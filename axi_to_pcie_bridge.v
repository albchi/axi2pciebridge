==> flow/design.v <==
module axi_to_pcie_bridge (
    input         axi_aclk,
    input         axi_aresetn,
    input         axi_awvalid,
    input  [31:0] axi_awaddr,
    output reg    axi_awready,
    input         axi_wvalid,
    input  [31:0] axi_wdata,
    output reg    axi_wready,
    output reg    axi_bvalid,
    input         axi_bready,
    input         axi_arvalid,
    input  [31:0] axi_araddr,
    output reg    axi_arready,
    output reg [31:0] axi_rdata,
    output reg    axi_rvalid,
    input         axi_rready,
    output reg      pcie_req,
    output reg      pcie_wr,
    output reg [31:0] pcie_addr,
    output reg [31:0] pcie_wdata,
    input         pcie_gnt,
    input  [31:0] pcie_rdata,
    input         pcie_ready
);
    reg [1:0] state;
    localparam IDLE       = 2'b00;
    localparam AXI_WRITE  = 2'b01;
    localparam AXI_READ   = 2'b10;
    always @(posedge axi_aclk or negedge axi_aresetn) begin
        if (!axi_aresetn) begin
            axi_awready <= 1'b0;
            axi_wready <= 1'b0;
            axi_bvalid <= 1'b0;
            axi_arready <= 1'b0;
            axi_rvalid <= 1'b0;
            pcie_req <= 1'b0;
            state <= IDLE;
        end else begin
            case (state)
                IDLE: begin
                    if (axi_awvalid && !axi_awready) begin
                        axi_awready <= 1'b1;
                        pcie_req <= 1'b1;
                        pcie_wr <= 1'b1;
                        pcie_addr <= axi_awaddr;
                        pcie_wdata <= axi_wdata;   
                        state <= AXI_WRITE;
                    end else if (axi_arvalid && !axi_arready) begin
                        axi_arready <= 1'b1;
                        pcie_req <= 1'b1;
                        pcie_wr <= 1'b0;
                        pcie_addr <= axi_araddr;
                        state <= AXI_READ;
                    end
                end
                AXI_WRITE: begin
                    if (pcie_gnt) begin
                        pcie_req <= 1'b0;   
                        axi_bvalid <= 1'b1;  
                        state <= IDLE;  
                    end
                end
                AXI_READ: begin
                    if (pcie_gnt) begin
                        pcie_req <= 1'b0;  
                        axi_rdata <= pcie_rdata;  
                        axi_rvalid <= 1'b1;  
                        state <= IDLE;  
                    end
                end
                default: state <= IDLE;  
            endcase
        end
    end
    always @(posedge axi_aclk) begin
        if (axi_bready && axi_bvalid) begin
            axi_bvalid <= 1'b0;
            axi_awready <= 1'b0;
        end
        if (axi_rready && axi_rvalid) begin
            axi_rvalid <= 1'b0;
            axi_arready <= 1'b0;
        end
    end
endmodule
# From RTL to reports: axi_to_pcie_bridge
# Tool output for the design above, in the order of the flow.
# Lines are those of the file above, counted from 1.
# Operators carry their Yosys type and port widths (W data, S select, Z words).
# Library cell names are shortened.
# Not given: --
[design]
top_module = "axi_to_pcie_bridge"
clock_port = "axi_aclk"
library = "sky130hd"
lib_corner = "tt_025C_1v80"

# After elaboration
# Source: Yosys, flattened and elaborated, memories not mapped. Widths are those after wreduce. Registers that Yosys merges into a memory's read port (data or address) are not register bits. Print and check cells do not count. Equal cells are merged and count once.
[op_classes]
mux = 11
logic = 0
div_mod_pow = 0
shift = 0
equal = 4
cmp = 0
addsub = 0
multipliers = 0
reduce_logical = 9
[op_table]
columns = ["op", "n"]
rows = [
  ["$mux W32", 2],
  ["$reduce_and A3 Y1", 4],
  ["$mux W2", 3],
  ["$pmux W2 S2", 1],
  ["$mux W1", 4],
  ["$ne A3 B3 Y1 const B", 1],
  ["$reduce_bool A3 Y1", 1],
  ["$eq A2 B1 Y1 const B", 1],
  ["$ne A2 B1 Y1 const B", 1],
  ["$eq A2 B2 Y1 const B", 1],
  ["$logic_not A2 Y1", 1],
  ["$reduce_and A2 Y1", 1],
  ["$reduce_bool A2 Y1", 1],
  ["$reduce_or A2 Y1", 1],
  ["$pmux W1 S2", 1],
]
[word_totals]
clocked_rd_ports_x_width = 0
regBits = 100
mem_bits_rw = 0
inputBits = 137
output_inout_bits = 103
n_memories = 0
romBits = 0
latchBits = 0
word_cells = 30

# Depth
# Yosys ltp: most cells in a row. Word level: on the elaborated netlist, between registers, memories and ports. Mapped: between sequential cells and ports; inverters and the memories' decode and read muxes count.
[logic_depth]
word_depth = 4
ABC_AREA = 1
mapped_depth = 6
mapped_depth_nobuf = 5

# Mapped cells and area
# Yosys stat after the flow's synthesis: flattened, memories mapped to cells. It holds for the ABC_AREA given above (unset counts as 0); a run with the other value may have another netlist.
[mapped]
flip_flops = 101
stdcells = 232
n_buf = 12
seq_area_um2 = 3014.1
yosys_area_um2 = 3598.5
[by_type]
columns = ["type", "n", "type_area_um2"]
rows = [
  ["edfxtp_1", 97, 2.91E+03],
  ["nand2_1", 100, 375.36],
  ["dfrtp_1", 3, 75.072],
  ["buf_4", 8, 60.058],
  ["buf_6", 4, 45.043],
  ["dfstp_2", 1, 26.275],
  ["o21ai_0", 4, 20.019],
  ["inv_1", 4, 15.014],
  ["nor3_1", 3, 15.014],
  ["nor2_4", 1, 11.261],
  ["nand3_2", 1, 10.01],
  ["nand3b_1", 1, 7.507],
  ["inv_4", 1, 6.256],
  ["nand2_2", 1, 6.256],
  ["nand3_1", 1, 5.005],
  ["conb_1", 1, 3.754],
  ["nor2_1", 1, 3.754],
]

# Timing after synthesis
# OpenSTA on the mapped netlist: ideal clock, no wires. The path of least setup slack (recovery checks aside). Input and output delay are each 20% of the period. Register names are those of the netlist, which keeps one name where synthesis merged equal registers.
[synth_timing]
kind = "input -> register"
from = "in axi_awvalid"
to = "reg pcie_addr[0]"
n_path_buf = 1
in_delay_ns = 0.512
t_required_ns = 2.096
driving_pins = 3
delay_ns = 2.893
setup_time_ns = 0.464
t_arrival_ns = 2.941
setup_slack_ns = -0.845
clock_period_ns = 2.56
t_first_pin_ns = 0.512
synth_period_reached_ns = 3.405
# "delay_ns" = arrival - input delay + setup time.
# "driving_pins": output pins that drive a net of the path, with the launching flip-flop's if there is one; two outputs of one cell count as two.
# "synth_period_reached_ns" is the clock period less the worst setup slack; recovery checks do not enter. This is arithmetic on one report: input and output delays are still those of the set period (20% each).
# Between the ends stands the longest chain of elaborated cells between them, by number of cells; it is not shown to be the way that was timed. Of several equally long chains one is given.
# Each line given opens the expression or statement behind the cell; cells for indexed reads and writes are added by Yosys, which also makes memories of some case tables.
# The path ends at the enable pin of a flip-flop; only ways to that pin are counted.
[synth_via]
cell_sequence = "buf_6 nor2_4 nor3_1"
elab_chain_len = 2
cone_cells = 2
lines_between = 0
cone_classes = "reduce/logical: 2"
[synth_rtl]
columns = ["element", "line_no", "source"]
rows = [
  ["from (decl)", 4, "input         axi_awvalid,"],
  ["$reduce_bool A2 Y1", "--", ""],
  ["$reduce_and A3 Y1", "--", ""],
  ["to (assign)", 46, "pcie_addr <= axi_awaddr;"],
  ["to (assign)", 53, "pcie_addr <= axi_araddr;"],
  ["to (decl)", 20, "output reg [31:0] pcie_addr,"],
]

# Below are 2 stored runs of the flow (Yosys, OpenROAD; platform sky130hd) on axi_to_pcie_bridge, each with its settings, unordered. Constraints: input delay and output delay 20% of the set period each, output load 0.01 pF.

[[run]]
name = "flow run A"
[run.settings]
period_ns = 3.38
CORE_UTILIZATION = 67
SETUP_SLACK_MARGIN = 0.08
PLACE_DENSITY = 0.93
CORE_ASPECT_RATIO = 0.93
CELL_PAD_IN_SITES_GLOBAL_PLACEMENT = 1
ABC_AREA = 1
GPL_ROUTABILITY_DRIVEN = 1
CAP_MARGIN = 40
MAX_ROUTING_LAYER = "met5"
CORE_MARGIN = 2
SLEW_MARGIN = 20
[run.results]
outcome = "did not finish, placement stopped with GPL-0301"

[[run]]
name = "flow run B"
[run.settings]
period_ns = 2.06
CORE_UTILIZATION = 66
PLACE_DENSITY = 0.51
HOLD_SLACK_MARGIN = 0.17
CORE_ASPECT_RATIO = 1.02
CELL_PAD_IN_SITES_GLOBAL_PLACEMENT = 2
CELL_PAD_IN_SITES_DETAIL_PLACEMENT = 0
ABC_AREA = 1
GPL_ROUTABILITY_DRIVEN = 0
CTS_CLUSTER_SIZE = 64
CAP_MARGIN = 40
SLEW_MARGIN = 40
MIN_ROUTING_LAYER = "met2"
CORE_MARGIN = 2
[run.results]
outcome = "did not finish, placement stopped with GPL-0301"
